==> flow/design.v <==
`timescale 1ns / 1ps
module decoder(
	 input write, clk,rst,
    input [7:0] data,
	 output [127:0] outData
    );
	reg[127:0] register;
	reg[7:0] dataTmp;
	always @(posedge clk,posedge rst)
		if(rst)
			register={16{8'd32}};
		else if(write && data==8'h66)
			register={8'd32,register[127:8]};
		else if(write && data==8'h5a)
			register={16{8'd32}};
		else if(write)
			register={register[119:0],dataTmp};
	always @* begin
		case(data)
				8'h42: 
					dataTmp<=8'b01001011;
				8'h3c: 
					dataTmp<=8'b01010101;
				8'h32: 
					dataTmp<=8'b01000010;
				8'h1c: 
					dataTmp<=8'b01000001;
				8'h2c: 
					dataTmp<=8'b01010100;
				8'h1b: 
					dataTmp<=8'b01010011;
				8'h1a: 
					dataTmp<=8'b01011010;
				8'h15: 
					dataTmp<=8'b01010001;
				8'h1d: 
					dataTmp<=8'b01010111;
				8'h24: 
					dataTmp<=8'b01000101;
				8'h2d: 
					dataTmp<=8'b01010010;
				8'h35: 
					dataTmp<=8'd89;
				8'h43: 
					dataTmp<=8'd73;
				8'h44: 
					dataTmp<=8'd79;
				8'h4d: 
					dataTmp<=8'd80;
				8'h23: 
					dataTmp<=8'd68;
				8'h2b: 
					dataTmp<=8'd70;
				8'h34: 
					dataTmp<=8'd71;
				8'h33: 
					dataTmp<=8'd72;
				8'h3b: 
					dataTmp<=8'd74;
				8'h4b: 
					dataTmp<=8'd76;
				8'h22: 
					dataTmp<=8'd88;
				8'h2a: 
					dataTmp<=8'd86;
				8'h31: 
					dataTmp<=8'd78;
				8'h3a: 
					dataTmp<=8'd77;
				8'h21: 
					dataTmp<=8'd67;
				8'h29: 
					dataTmp<=8'd32;
				8'h16: 
					dataTmp<=8'd49;
				8'h1e: 
					dataTmp<=8'd50;
				8'h26: 
					dataTmp<=8'd51;
				8'h25: 
					dataTmp<=8'd52;
				8'h2e: 
					dataTmp<=8'd53;
				8'h36: 
					dataTmp<=8'd54;
				8'h3d: 
					dataTmp<=8'd55;
				8'h3e: 
					dataTmp<=8'd56;
				8'h46: 
					dataTmp<=8'd57;
				8'h45: 
					dataTmp<=8'd48;
				default:
					dataTmp<=8'd57; 
		endcase
	end
assign outData=register;
endmodule
## Step by step through the tools: decoder

What the tools print for decoder, step after step.
Lines are those of the file above, counted from 1.
Operators: Yosys type, input widths -> output width; for muxes data width and select width s.
Library cell names are shortened.
Not given: n/a

| design | value |
|---|---|
| top module | decoder |
| clock | clk |
| library | sky130hd |
| corner | tt_025C_1v80 |

## After elaboration

Counts by Yosys on the flattened word-level netlist (proc, flatten, opt, wreduce; memories kept). Register bits leave out memories and registers merged into their read ports (data or address). Print and check cells are left out. Cells with the same type and inputs are merged into one.
Yosys's memory passes give these memory sizes; they may raise the number of words (mostly to a power of two), join words into wider ones and drop unused or constant bits.

| bit counts | value |
|---|---|
| register bits | 128 |
| memory bits (read-only) | 896 |
| memories kept | 1 |
| input port bits | 11 |
| word-level cells | 11 |

| operators by class | value |
|---|---|
| equality and inequality tests | 2 |
| mux-type cells | 4 |
| reduce/logical cells | 3 |

Memory list:

| name | words | bits a word | read ports | write ports | line | source |
|---|---|---|---|---|---|---|
| (no name shown) | 128 | 7 | 1 | 0 | 19 | `case(data)` |

Operator list:

| kind | count |
|---|---|
| $mux 128 | 3 |
| $eq 8x7->1 const B | 2 |
| $mux 8 | 1 |
| $reduce_bool 3->1 | 1 |
| $logic_and 1x1->1 | 2 |

## Depth

Longest topological path by Yosys (ltp), each cell counted once; first at word level (registers and memories cut), then after technology mapping (sequential cells cut; the memories' decode and read muxes count).

| logic depth | value |
|---|---|
| depth in word-level cells | 4 |
| ABC_AREA | 0 |
| gate-level depth with buffers | 8 |

## After synthesis

Yosys stat after the flow's synthesis: flattened, memories mapped to cells. It holds for the ABC_AREA given above (unset counts as 0); a run with the other value may have another netlist.
The area totals of this step are shown rounded.

Cells by type:

| cell | count | area in all (um^2) |
|---|---|---|
| dfrtp_1 | 112 | 2.8E+03 |
| a221o_1 | 101 | 1,010.97 |
| and3_1 | 88 | 550.528 |
| dfstp_2 | 16 | 420.403 |
| nor2_1 | 43 | 161.405 |
| clkbuf_1 | 38 | 142.637 |
| ha_1 | 9 | 112.608 |
| o22ai_1 | 16 | 100.096 |
| buf_2 | 17 | 85.082 |
| a22o_1 | 9 | 78.826 |
| mux2i_1 | 5 | 50.048 |
| nand2_1 | 13 | 48.797 |
| and2_1 | 7 | 43.792 |
| o21ai_0 | 8 | 40.038 |
| nor2b_1 | 6 | 37.536 |
| a21oi_1 | 6 | 30.029 |
| inv_1 | 7 | 26.275 |
| o2111ai_1 | 3 | 26.275 |

Other cell types: 36; their cells: 54.

| synthesis totals | value |
|---|---|
| cells in the netlist | 558 |
| cell area after synthesis | 6,200 um^2 |
| sequential part of the area | 3,220 um^2 |
| flip-flop cells | 128 |
| buffer cells | 58 |

## Path before layout

OpenSTA on the mapped netlist: ideal clock, no wires. The path of least setup slack (recovery checks aside). Input and output delay are each 20% of the period. Register names are those of the netlist, which keeps one name where synthesis merged equal registers.

| timing path after synthesis | value |
|---|---|
| path kind | input -> register |
| from | input data[0] |
| to | register register[2] |
| clock period | 1.9 ns |
| launch time at the first pin | 0.380 ns |
| arrival | 1.769 ns |
| path slack | 0.005 ns |
| path delay | 1.515 ns |
| stages | 7 |
| synthesis period reached | 1.895 ns |

"path delay" = arrival - input delay + setup time.
"stages" counts driving pins, that of a launching flip-flop among them; a cell with two outputs on the path counts twice.
"synthesis period reached" is the clock period less the worst setup slack; recovery checks do not enter. This is arithmetic on one report: input and output delays are still those of the set period (20% each).
The rows between start and end are the longest chain of elaborated cells between them; the timing report does not say that the signal goes this way. Where chains are equally long, one stands for them.
Each line given opens the expression or statement behind the cell; cells for indexed reads and writes are added by Yosys, which also makes memories of some case tables.
A memory read counts as a cell of the chain, while the word-level depth stops at memories.
A register here has more assigning lines than the two given.

| between the ends, after synthesis | value |
|---|---|
| path through | inv_1 ha_1 nand2b_1 o221ai_1 nand3_1 a221o_1 a221o_1 |
| length of the longest elaborated chain | 5 |

RTL lines, path after synthesis:

| item | line | source |
|---|---|---|
| start, declared | 4 | `input [7:0] data,` |
| $mem_v2 128x7 | 19 | `case(data)` |
| $mux 8 | 19 |  |
| $mux 128 | 16 | `else if(write)` |
| $mux 128 | 14 | `else if(write && data==8'h5a)` |
| $mux 128 | 12 | `else if(write && data==8'h66)` |
| end, assigned | 11 | `register={16{8'd32}};` |
| end, assigned | 13 | `register={8'd32,register[127:8]};` |
| end, declared | 7 | `reg[127:0] register;` |

## Worst path after layout

From the final timing report of record 2: the path of least setup slack in the routed layout; clock arrival at registers is part of the times.

| timing path after layout | value |
|---|---|
| path kind | input -> register |
| from | input data[2] |
| to | register register[0] |
| clock period | 2.88 ns |
| launch time at the first pin | 0.58 ns |
| arrival | 2.67 ns |
| path slack | 0.54 ns |
| stages | 7 |

The rows between start and end are the longest chain of elaborated cells between them; the timing report does not say that the signal goes this way. Where chains are equally long, one stands for them.
A memory read counts as a cell of the chain, while the word-level depth stops at memories.
A register here has more assigning lines than the two given.

| between the ends, after layout | value |
|---|---|
| path through | clkdlybuf4s50_1 buf_4 and4bb_1 o2111ai_4 and2_1 a222oi_1 o21ai_1 |
| length of the longest elaborated chain | 5 |

RTL lines, path after layout:

| item | line | source |
|---|---|---|
| start, declared | 4 | `input [7:0] data,` |
| $mem_v2 128x7 | 19 | `case(data)` |
| $mux 8 | 19 |  |
| $mux 128 | 16 | `else if(write)` |
| $mux 128 | 14 | `else if(write && data==8'h5a)` |
| $mux 128 | 12 | `else if(write && data==8'h66)` |
| end, assigned | 11 | `register={16{8'd32}};` |
| end, assigned | 13 | `register={8'd32,register[127:8]};` |
| end, declared | 7 | `reg[127:0] register;` |

Lab notebook: decoder

Measured data: module decoder, platform sky130hd, 2 stored runs of the flow under differing settings, order arbitrary. Input and output delays are each 20% of the period that was set; the output load is 0.01 pF.
"clock period reached" = clock period - worst setup slack. The figure is calculated, with input and output delays left at 20% of the set period.
"worst path time" means the part of the period allowed to the worst setup path (the constraints hold back 20% at inputs and 20% at outputs) less its slack; where the path has registers, the arrival times of their clocks count too.
By "total power after layout" is meant OpenSTA's value without simulated activity: inputs other than the clock are taken to toggle once in ten clock periods, and the tool carries that through the logic.
Measured values are rounded.

#### Record 1

| setting | value |
|---|---|
| period_ns | `1.36` |
| CORE_UTILIZATION | `37` |
| SETUP_SLACK_MARGIN | `0.15` |
| PLACE_DENSITY_LB_ADDON | `0.25` |
| CORE_MARGIN | `5` |
| CELL_PAD_IN_SITES_GLOBAL_PLACEMENT | `3` |
| ABC_AREA | `1` |
| GPL_TIMING_DRIVEN | `0` |
| GPL_ROUTABILITY_DRIVEN | `1` |
| CTS_CLUSTER_DIAMETER | `339` |
| CAP_MARGIN | `20` |
| SLEW_MARGIN | `20` |

Unfinished; error FLW-0024 in placement.

#### Record 2

| setting | value |
|---|---|
| period_ns | `2.88` |
| CORE_UTILIZATION | `38` |
| PLACE_DENSITY | `0.73` |
| CORE_MARGIN | `7` |
| CELL_PAD_IN_SITES_GLOBAL_PLACEMENT | `2` |
| ABC_AREA | `0` |
| GPL_TIMING_DRIVEN | `1` |
| CTS_CLUSTER_SIZE | `28` |
| CTS_CLUSTER_DIAMETER | `60` |
| SLEW_MARGIN | `0` |
| MIN_ROUTING_LAYER | `met1` |
| MAX_ROUTING_LAYER | `met4` |
| CAP_MARGIN | `20` |

| result | value |
|---|---|
| standard-cell area after routing | 8,480 um^2 |
| total negative slack on setup checks | 0.000 ns |
| setup slack of the worst path | 0.543 ns |
| clock period reached | 2.337 ns |
| area inside the die boundary | 20,100 um^2 |
| worst path time | 1.76 ns |
| worst setup path type | input -> register |
| total power after layout | 5.64 mW |
| Yosys chip area after synthesis | 6,200 um^2 |
| utilization of the finished layout | 53.2% |
