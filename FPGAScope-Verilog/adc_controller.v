==> flow/design.v <==
`timescale 1ns / 1ps
module ADC(
    input clk, rst, AMP_DOUT,
	 output SPI_SCK,
	 output reg AMP_CS,  AD_CONV, gain_enable,read,
	 output [7:0] ledy
    );
	 localparam init=3'd0,
	 write1=3'd1, 
	 write2=3'd2,
	 endWrite=3'd3, 
	 startRead=3'd4, 
	 read1=3'd5, 
	 read2=3'd6, 
	 read3=3'd7;  
	 reg [2:0] st;
	 reg [2:0] nst;
	 reg echoRegOut;
	 reg [7:0] echoReg;
	 always @(posedge clk, posedge rst)
		if(rst) begin
			st<=init;
		end
		else
			st<=nst;
	 reg [3:0] counter16;
	 always @(posedge clk, posedge rst)
		if(rst)
			counter16<=4'd15;
		else if(counter16==0)
			counter16<=4'd15;
		else
			counter16<=counter16-4'b1;
	 reg incIndex;
	 reg [5:0] index;
	 always @(posedge clk, posedge rst)
		if(rst)
			index<=6'd0;
		else if(st == startRead)
			index<=6'd0;
		else if(incIndex)
			index<=index+6'd1;
	reg [4:0] indexGain;
	always @(posedge clk, posedge rst)
		if(rst)
			indexGain<=5'd0;
		else if(st == startRead)
			indexGain<=5'd0;
		else if(st == write2)
			indexGain<=indexGain+5'd1;
	always@(negedge clk) 
		begin
			if(st == startRead)
				AD_CONV <= 1'b1;
			else 
				AD_CONV <= 0;
		end
	 always @* begin
		nst<=endWrite;
		AMP_CS<=1;
		gain_enable <= 1'b0;
		incIndex<=1'b0;
		read<=1'b0;
		echoRegOut<=0;
		case(st)
			init : begin
				nst <= counter16==4'b1 ? init : write1;
			end
			write1: begin  
				AMP_CS <= 0;
				gain_enable <= 1'b1;
				nst <= write2; 
			end
			write2: begin 
				AMP_CS<=0;
				gain_enable <= 1'b1;
				echoRegOut<=1'b1;
				nst <= indexGain==5'd7 ? endWrite : write2;
			end
			endWrite: begin  
				nst<= startRead;
			end
			startRead: begin  
				nst <= read1;
			end
			read1: begin      
				nst<= read2; 
			end
			read2: begin	 
				read<=1'b1;
				incIndex<=1'b1;
				nst <= (index != 6'd31) ? read2 : read3; 
			end
			read3: begin	 
				incIndex<=1'b1;
				nst <= (index != 6'd33) ? read3 : startRead; 
			end
		endcase
	end
	always@(posedge clk, posedge rst) begin
		if(rst)
			echoReg<=8'b11111111;
		else if (echoRegOut)
			echoReg[indexGain]<=AMP_DOUT;
	end
	assign SPI_SCK = ((st == write2 && indexGain < 8) ||   st == read2 || st==read3 )? clk : 1'b0;
	assign ledy = echoReg;
endmodule
`timescale 1ns / 1ps
module ADC_READER(
    input clk,
    input rst,
    input read,
    input AD_DOUT,
	 input AD_CONV,
	 input full, 
    output reg[31:0] din,
	 output reg wr_en
    );
	reg[31:0] adcReg;
	always @(negedge clk, posedge rst) 
		begin
			if(rst) begin
				adcReg<=32'b0;
			end
			else if(read) begin
				adcReg <= {adcReg[30:0], AD_DOUT};  
			end
		end
	always @(posedge clk,posedge rst) 
		if(rst) begin
			din<=32'b0;
			wr_en<=0;
		end
		else if(AD_CONV && (!full)) begin  
			din<=adcReg;
			wr_en<=1;	 
		end
		else if(!AD_CONV)
			wr_en<=0;
endmodule
`timescale 1ns / 1ps
module GAIN_SETTER #(parameter gain_reg = 8'b00010001)(
    input clk,
    input rst,
    input gain_enable,
    output reg SPI_MOSI
    );
	reg [7:0] gain=gain_reg;  
	always @(negedge clk,posedge rst)  
		begin
			if(rst) begin
				SPI_MOSI<=1'b0;
				gain<=gain_reg;
			end
			else if(gain_enable) begin
				SPI_MOSI<=gain[7];
				gain <= { gain[6:0], 1'b0 };
			end
		end
endmodule
`timescale 1ns / 1ps
module adc_controller (
input clk, rst, AMP_DOUT, AD_DOUT, full,
output SPI_MOSI, AMP_CS, SPI_SCK, AD_CONV, AMP_SHDN,
output   [31:0] din,
output[7:0] ledy,
output   wr_en
    );
wire gain_enable;
wire read;
GAIN_SETTER gain_setter(clk,rst,gain_enable,SPI_MOSI);
ADC_READER adc_reader(clk,rst,read,AD_DOUT,AD_CONV,full,din,wr_en);
ADC adc(clk, rst, AMP_DOUT, SPI_SCK, AMP_CS, AD_CONV, gain_enable,read,ledy);
assign AMP_SHDN=1'b0;
endmodule
# ---- Reports on adc_controller
# Tool output for the design above, in the order of the flow.
# Line numbers count from 1 in the design file above.
# Operators: Yosys type, input widths -> output width; for muxes data width and select width s.
# Library cell names are shortened.
# The mark -- stands for no value.
dict set report design {
  design {adc_controller}
  clk_port {clk}
  library {sky130hd}
  pvt_corner {tt_025C_1v80}
}

# ---- Elaborated design
# Counts by Yosys on the flattened word-level netlist (proc, flatten, opt, wreduce; memories kept). Register bits leave out memories and registers merged into their read ports (data or address). Print and check cells are left out. Cells with the same type and inputs are merged into one.
dict set report bits {
  reg_bits 101
  input_bits 5
  output_inout_bits 46
  wordCells 63
}
dict set report op_classes {
  n_addsub 4
  n_cmp 1
  n_eq 12
  shift 2
  n_mux 19
  bitwise 3
  reduce_and_logical 11
}
# op n
set ops {}
lappend ops {{$pmux 3 s8} 1}
lappend ops {{$eq 3x3->1 const B} 4}
lappend ops {{$mux 1} 12}
lappend ops {{$mux 6} 2}
lappend ops {{$mux 5} 2}
lappend ops {{$shift 1x6->8} 1}
lappend ops {{$shift 1x6->8 const A} 1}
lappend ops {{$and 8x8->8} 1}
lappend ops {{$or 8x8->8} 1}
lappend ops {{$not 8->8} 1}
lappend ops {{$eq 3x2->1 const B} 2}
lappend ops {{$neg 5->6} 1}
lappend ops {{$add 6x1->6 const B} 1}
lappend ops {{$ne 6x5->1 const B} 1}
lappend ops {{$ne 6x6->1 const B} 1}
lappend ops {{$add 5x1->5 const B} 1}
lappend ops {{$eq 5x3->1 const B} 1}
lappend ops {{$lt 5x4->1 const B} 1}
lappend ops {{$reduce_bool 2->1} 2}
lappend ops {{$reduce_or 2->1} 2}
lappend ops {{$sub 4x1->4 const B} 1}
lappend ops {{$eq 4x1->1 const B} 1}
lappend ops {{$logic_not 4->1} 1}
lappend ops {{$mux 4} 1}
lappend ops {{$eq 3x1->1 const B} 1}
lappend ops {{$logic_not 3->1} 1}
lappend ops {{$logic_and 1x1->1} 2}
lappend ops {{$logic_or 1x1->1} 2}
# Not listed: further kinds 3, cells in them 3.

# ---- Logic depth
# Longest topological path by Yosys (ltp), each cell counted once; first at word level (registers and memories cut), then after technology mapping (sequential cells cut; the memories' decode and read muxes count).
dict set report depth {
  depth_word 5
  ABC_AREA 0
  mapped_depth 11
  mapped_depth_nobuf 9
}

# ---- Synthesis result
# Yosys stat after the flow's synthesis: flattened, memories mapped to cells. It holds for the ABC_AREA given above (unset counts as 0); a run with the other value may have another netlist.
dict set report synth_totals {
  cell_count 330
  yosys_area_um2 4421.7
  seq_area_um2 2666.3
  ff_cells 106
  buf_cells 18
}
# cell_type n type_area_um2
set by_type {}
lappend by_type {dfrtp_1 51 1.28E+03}
lappend by_type {dfrtn_1 39 975.936}
lappend by_type {mux2_2 71 799.517}
lappend by_type {dfstp_2 15 394.128}
lappend by_type {ha_1 9 112.608}
lappend by_type {xor2_1 7 61.309}
lappend by_type {nor2_1 15 56.304}
lappend by_type {inv_1 13 48.797}
lappend by_type {nor3_1 9 45.043}
lappend by_type {o21ai_0 8 40.038}
lappend by_type {o22ai_1 6 37.536}
lappend by_type {buf_2 7 35.034}
lappend by_type {nand2_1 9 33.782}
lappend by_type {o31ai_1 4 30.029}
lappend by_type {xnor2_1 3 26.275}
lappend by_type {nand2b_1 4 25.024}
lappend by_type {nand3_1 5 25.024}
lappend by_type {buf_4 3 22.522}
# Other cell types: 30; their cells: 52.
# By module: a second synthesis without flattening, with its own total; a netlist apart from the flattened one above.
dict set report unflattened {
  cells_unflattened 327
  hier_area_um2 4654.5
}
# Rows give one instance, submodules left out.
# module instances n_cells mod_area_um2 mod_seq_area_um2
set by_module {}
lappend by_module {ADC_READER 1 141 2580.0 1626.6}
lappend by_module {ADC 1 163 1687.9 812.0}
lappend by_module {GAIN_SETTER 1 21 375.4 227.7}
lappend by_module {adc_controller 1 2 11.3 0.0}

; Measured data: module adc_controller, platform sky130hd, 2 stored runs of the flow under differing settings, order arbitrary. Input and output delays are each 20% of the period that was set; the output load is 0.01 pF.
; "fin_power_uw": no workload was simulated; the value follows from the tool's default switching activity.

[run A: settings]
period_ns = 1.65
CORE_UTILIZATION = 37
SETUP_SLACK_MARGIN = -0.02
PLACE_DENSITY = 0.39
CORE_MARGIN = 7
CELL_PAD_IN_SITES_GLOBAL_PLACEMENT = 3
GPL_TIMING_DRIVEN = 0
SLEW_MARGIN = 0
MIN_ROUTING_LAYER = met1
MAX_ROUTING_LAYER = met5
CAP_MARGIN = 20
[run A: results]
post_route_stdcell_area_um2 = 6309.8
design.die.area_um2 = 15207.8
fin_power_uw = 4875
ws_hold_ps = 434
tns_setup_ps = -27276
ys_area_um2 = 4421.7
final_setup_ws_ps = -434

[run B: settings]
period_ns = 4.45
CORE_UTILIZATION = 64
PLACE_DENSITY_LB_ADDON = 0.01
CORE_MARGIN = 2
MAX_ROUTING_LAYER = met4
CAP_MARGIN = 20
SLEW_MARGIN = 20
[run B: results]
final_setup_ws_ps = 65
tns_setup_ps = 0
post_route_stdcell_area_um2 = 5171.2
ws_hold_ps = 432
fin_power_uw = 1550
ys_area_um2 = 4421.7
design.die.area_um2 = 7589.9
